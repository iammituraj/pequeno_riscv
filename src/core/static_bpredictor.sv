==> flow/design.v <==
module static_bpredictor (  
   input  logic             clk               ,   
   input  logic             aresetn           ,   
   input  logic [32-1:0] i_pc              ,   
   input  logic             i_stall           ,   
   input  logic             i_is_op_jal       ,   
   input  logic             i_is_op_branch    ,   
   input  logic [32-1:0] i_immJ            ,   
   input  logic [32-1:0] i_immB            ,   
   input  logic             i_instr_valid     ,   
   output logic [32-1:0] o_branch_pc       ,   
   output logic             o_branch_taken    ,   
   output logic             o_flush               
);
logic [32-1:0] pc_offset ;   
logic [32-1:0] branch_pc ;   
always_comb begin   
   if      (i_is_op_jal)    begin pc_offset = i_immJ ; end   
   else if (i_is_op_branch) begin pc_offset = i_immB ; end   
   else                     begin pc_offset = '0     ; end   
end
assign branch_pc = i_pc + pc_offset ;
logic branch_taken ;
assign branch_taken = (i_is_op_jal || (i_is_op_branch && i_immB[31])) & i_instr_valid ;  
logic             branch_taken_rg ;   
logic [32-1:0] branch_pc_rg    ;   
always_ff @(posedge clk or negedge aresetn) begin
   if (!aresetn) begin
      branch_taken_rg <= 1'b0 ;
      branch_pc_rg    <=  '0  ;
   end
   else if (!i_stall) begin 
      branch_taken_rg <= branch_taken ; 
      branch_pc_rg    <= branch_pc    ;
   end
end
assign o_branch_taken = branch_taken_rg ;
assign o_branch_pc    = branch_pc_rg    ;
logic bp_flush_rg ;
always_ff @(posedge clk or negedge aresetn) begin
   if (!aresetn) begin
      bp_flush_rg <= 1'b0 ;
   end
   else begin
      if      (bp_flush_rg) begin bp_flush_rg <= 1'b0         ; end   
      else if (!i_stall)    begin bp_flush_rg <= branch_taken ; end   
   end
end
assign o_flush = bp_flush_rg ;
endmodule
---- Tool chain data of static_bpredictor ----
Tool output for the design above, in the order of the flow.
Lines are those of the file above, counted from 1.
Operators: Yosys type, input widths -> output width; for muxes data width and select width s.
Library cell names are shortened.
Not given: n/a
set-up
  top ..................................... static_bpredictor
  clock ................................... clk
  cell library ............................ sky130hd
  corner .................................. tt_025C_1v80

---- Word-level counts ----
Counts by Yosys on the flattened word-level netlist (proc, flatten, opt, wreduce; memories kept). Register bits leave out memories and registers merged into their read ports (data or address); mux counts leave out enables and synchronous resets folded into registers. Print and check cells are left out. Cells with the same type and inputs are merged into one.
bit counts
  bits in registers ....................... 34
  input bits .............................. 102
  elaborated cells ........................ 11
operators by class
  add/subtract/negate cells ............... 1
  bitwise logic cells ..................... 1
  reductions and logical operators ........ 2
  multiplexer cells ....................... 4
operator list
  cell               number
  $mux 32            2
  $add 32x32->32     1
  $mux 1             2
  $and 1x1->1        1
  $logic_and 1x1->1  1
  $logic_or 1x1->1   1

---- Longest topological paths ----
Depth = most cells in a row (Yosys ltp): at word level without a register or memory, in the mapped netlist without a sequential cell, where the memories' decode and read muxes count.
depth
  depth after elaboration ................. 5
  ABC_AREA ................................ 0
  mapped depth ............................ 15
  mapped depth without buffers ............ 13

---- Mapped cells and area ----
Source: synth_stat.txt of the flow (Yosys; design flattened, memories mapped). It holds for the ABC_AREA given above (unset counts as 0); a run with the other value may have another netlist.
The area totals of this step are shown rounded.
cell types
  cell      number
  dfrtp_1   34
  ha_1      34
  a22o_1    31
  nand2_1   57
  o21ai_1   38
  a21oi_1   30
  xnor2_1   16
  a21o_1    14
  xor2_1    10
  buf_6     7
  clkbuf_1  16
  nand4_1   8
  inv_1     13
  nor2_1    13
  o21bai_1  6
  nor3_1    7
  nand3_1   6
  o221ai_2  2
Not listed: further types 35, cells in them 58.
mapped netlist
  buffer cells ............................ 25
  mapped area ............................. 0.00331 mm²
  cells in the netlist .................... 400
  flip-flops .............................. 34
  sequential area ......................... 0.000851 mm²

---- Worst setup path after synthesis ----
Path of least setup slack by OpenSTA after synthesis, without wires, with an ideal clock, recovery checks aside; 20% of the period is set as input and as output delay. Where synthesis merged equal registers, the netlist keeps one of their names.
timing path after synthesis
  path kind ............................... input to register
  start point ............................. input i_is_op_jal
  end point ............................... register branch_pc_rg[30]
  clock period ............................ 5.12 ns
  path slack .............................. 1.139 ns
  stages .................................. 15
  delay of the path ....................... 2.957 ns
  library setup time ...................... 0.124 ns
  arrival time ............................ 3.857 ns
  path buffers ............................ 2
  period reached after synthesis .......... 3.981 ns
"delay of the path" is the arrival time less input delay plus setup time.
"stages": output pins that drive a net of the path, with the launching flip-flop's if there is one; two outputs of one cell count as two.
"period reached after synthesis" = period - worst setup slack (recovery checks aside). The figure is calculated, with input and output delays left at 20% of the set period.
Between the ends stands the longest chain of elaborated cells between them, by number of cells; it is not shown to be the way that was timed. Of several equally long chains one is given.
Each line given opens the expression or statement behind the cell; cells for indexed reads and writes are added by Yosys, which also makes memories of some case tables.
on the way, after synthesis
  cell sequence ........................... clkbuf_1 > nor2b_1 > clkbuf_1 > a22o_1 > ha_1 > inv_1 > fa_1 > nor2b_1 > o31a_1 > o211ai_1 > and3_4 > o41a_1 > o221ai_2 > nor4b_1 > a211o_1
  length of the longest elaborated chain .. 2
ends and longest elaborated chain, after synthesis
  item             line  text
  start, declared  6     input  logic             i_is_op_jal       ,
  $mux 32          18    if      (i_is_op_jal)    begin pc_offset = i_immJ ; end
  $add 32x32->32   22    assign branch_pc = i_pc + pc_offset ;
  end, assigned    30    branch_pc_rg    <=  '0  ;
  end, assigned    34    branch_pc_rg    <= branch_pc    ;
  end, declared    26    logic [32-1:0] branch_pc_rg    ;

---- Timing after layout ----
From the final timing report of flow run 1: the path of least setup slack in the routed layout; clock arrival at registers is part of the times.
timing path post-layout
  path kind ............................... input to register
  start point ............................. input i_is_op_branch
  end point ............................... register branch_pc_rg[30]
  arrival time ............................ 3.12 ns
  path buffers ............................ 1
  library setup time ...................... 0.11 ns
  stages .................................. 14
  clock period ............................ 2.9 ns
  path slack .............................. -0.05 ns
Between the ends stands the longest chain of elaborated cells between them, by number of cells; it is not shown to be the way that was timed. Of several equally long chains one is given.
on the way, post-layout
  cell sequence ........................... buf_6 > nor2b_4 > a22o_1 > ha_2 > inv_2 > fa_2 > nor2b_4 > o31a_1 > o211ai_1 > and3_4 > o41a_1 > o221ai_2 > nor4b_2 > a211o_1
  length of the longest elaborated chain .. 3
ends and longest elaborated chain, post-layout
  item             line  text
  start, declared  7     input  logic             i_is_op_branch    ,
  $mux 32          19    else if (i_is_op_branch) begin pc_offset = i_immB ; end
  $mux 32          18    if      (i_is_op_jal)    begin pc_offset = i_immJ ; end
  $add 32x32->32   22    assign branch_pc = i_pc + pc_offset ;
  end, assigned    30    branch_pc_rg    <=  '0  ;
  end, assigned    34    branch_pc_rg    <= branch_pc    ;
  end, declared    26    logic [32-1:0] branch_pc_rg    ;

--- measured runs ---
Below are 2 stored runs of the flow (Yosys, OpenROAD; platform sky130hd) on static_bpredictor, each with its settings and what was measured, unordered. Constraints: input delay and output delay 20% of the set period each, output load 0.01 pF.
"clock period achieved" = clock period - worst setup slack. The figure is calculated, with input and output delays left at 20% of the set period.
"time used up by the worst setup path" is the time allowed to the run's worst setup path (the clock period less input and output delay, where it has them) less its slack. Clock arrival times count: a late capture clock shortens it, a late launch clock lengthens it.
Values from the reports are rounded here.

======== flow run 1 ========
==> flow/run.sh <==
#!/bin/bash
# the make line also repeats the synthesis and layout settings of config.mk as NAME=value (left out here)
make -C /OpenROAD-flow-scripts/flow DESIGN_CONFIG=/design/flow/config.mk WORK_HOME=/design/flow/orfs CLKGATE_MAP_FILE= finish
==> flow/config.mk <==
export PLATFORM = sky130hd
export DESIGN_NAME = static_bpredictor
export DESIGN_NICKNAME = static_bpredictor
export VERILOG_FILES = /design/flow/design.v
export SDC_FILE = /design/flow/constraint.sdc
export NUM_CORES = 4
export LEC_CHECK = 0
export CAP_MARGIN = 20
export CORE_ASPECT_RATIO = 0.99
export CORE_MARGIN = 2
export CORE_UTILIZATION = 25
export PLACE_DENSITY = 0.59
export SLEW_MARGIN = 15
export TNS_END_PERCENT = 85
==> flow/constraint.sdc <==
create_clock -name core_clock -period 2.9 [get_ports {clk}]
set_input_delay 0.5800 -clock core_clock [delete_from_list [all_inputs] [get_ports {clk}]]
set_output_delay 0.5800 -clock core_clock [all_outputs]
set_load 0.01 [all_outputs]

-------- measured, flow run 1 --------
  area of the synthesized netlist ......... 0.00331 mm²
  area inside the die boundary ............ 0.0142 mm²
  standard-cell area after routing ........ 0.00613 mm²
  utilization ............................. 47.8 %
  setup slack of the worst path ........... -0.053 ns
  clock period achieved ................... 2.953 ns
  time used up by the worst setup path .... 2.37 ns
  worst path kind ......................... input to register

======== flow run 2 ========
==> flow/run.sh <==
#!/bin/bash
# the make line also repeats the synthesis and layout settings of config.mk as NAME=value (left out here)
make -C /OpenROAD-flow-scripts/flow DESIGN_CONFIG=/design/flow/config.mk WORK_HOME=/design/flow/orfs CLKGATE_MAP_FILE= finish
==> flow/config.mk <==
export PLATFORM = sky130hd
export DESIGN_NAME = static_bpredictor
export DESIGN_NICKNAME = static_bpredictor
export VERILOG_FILES = /design/flow/design.v
export SDC_FILE = /design/flow/constraint.sdc
export NUM_CORES = 4
export LEC_CHECK = 0
export CAP_MARGIN = 20
export CELL_PAD_IN_SITES_GLOBAL_PLACEMENT = 0
export CORE_MARGIN = 2
export CORE_UTILIZATION = 61
export CTS_CLUSTER_SIZE = 16
export MIN_ROUTING_LAYER = met2
export PLACE_DENSITY_LB_ADDON = 0.1
export SETUP_SLACK_MARGIN = 1.2
export SLEW_MARGIN = 20
==> flow/constraint.sdc <==
create_clock -name core_clock -period 6.61 [get_ports {clk}]
set_input_delay 1.3220 -clock core_clock [delete_from_list [all_inputs] [get_ports {clk}]]
set_output_delay 1.3220 -clock core_clock [all_outputs]
set_load 0.01 [all_outputs]

-------- flow run 2 --------
  stopped before the end: placement reported FLW-0024
--- end ---
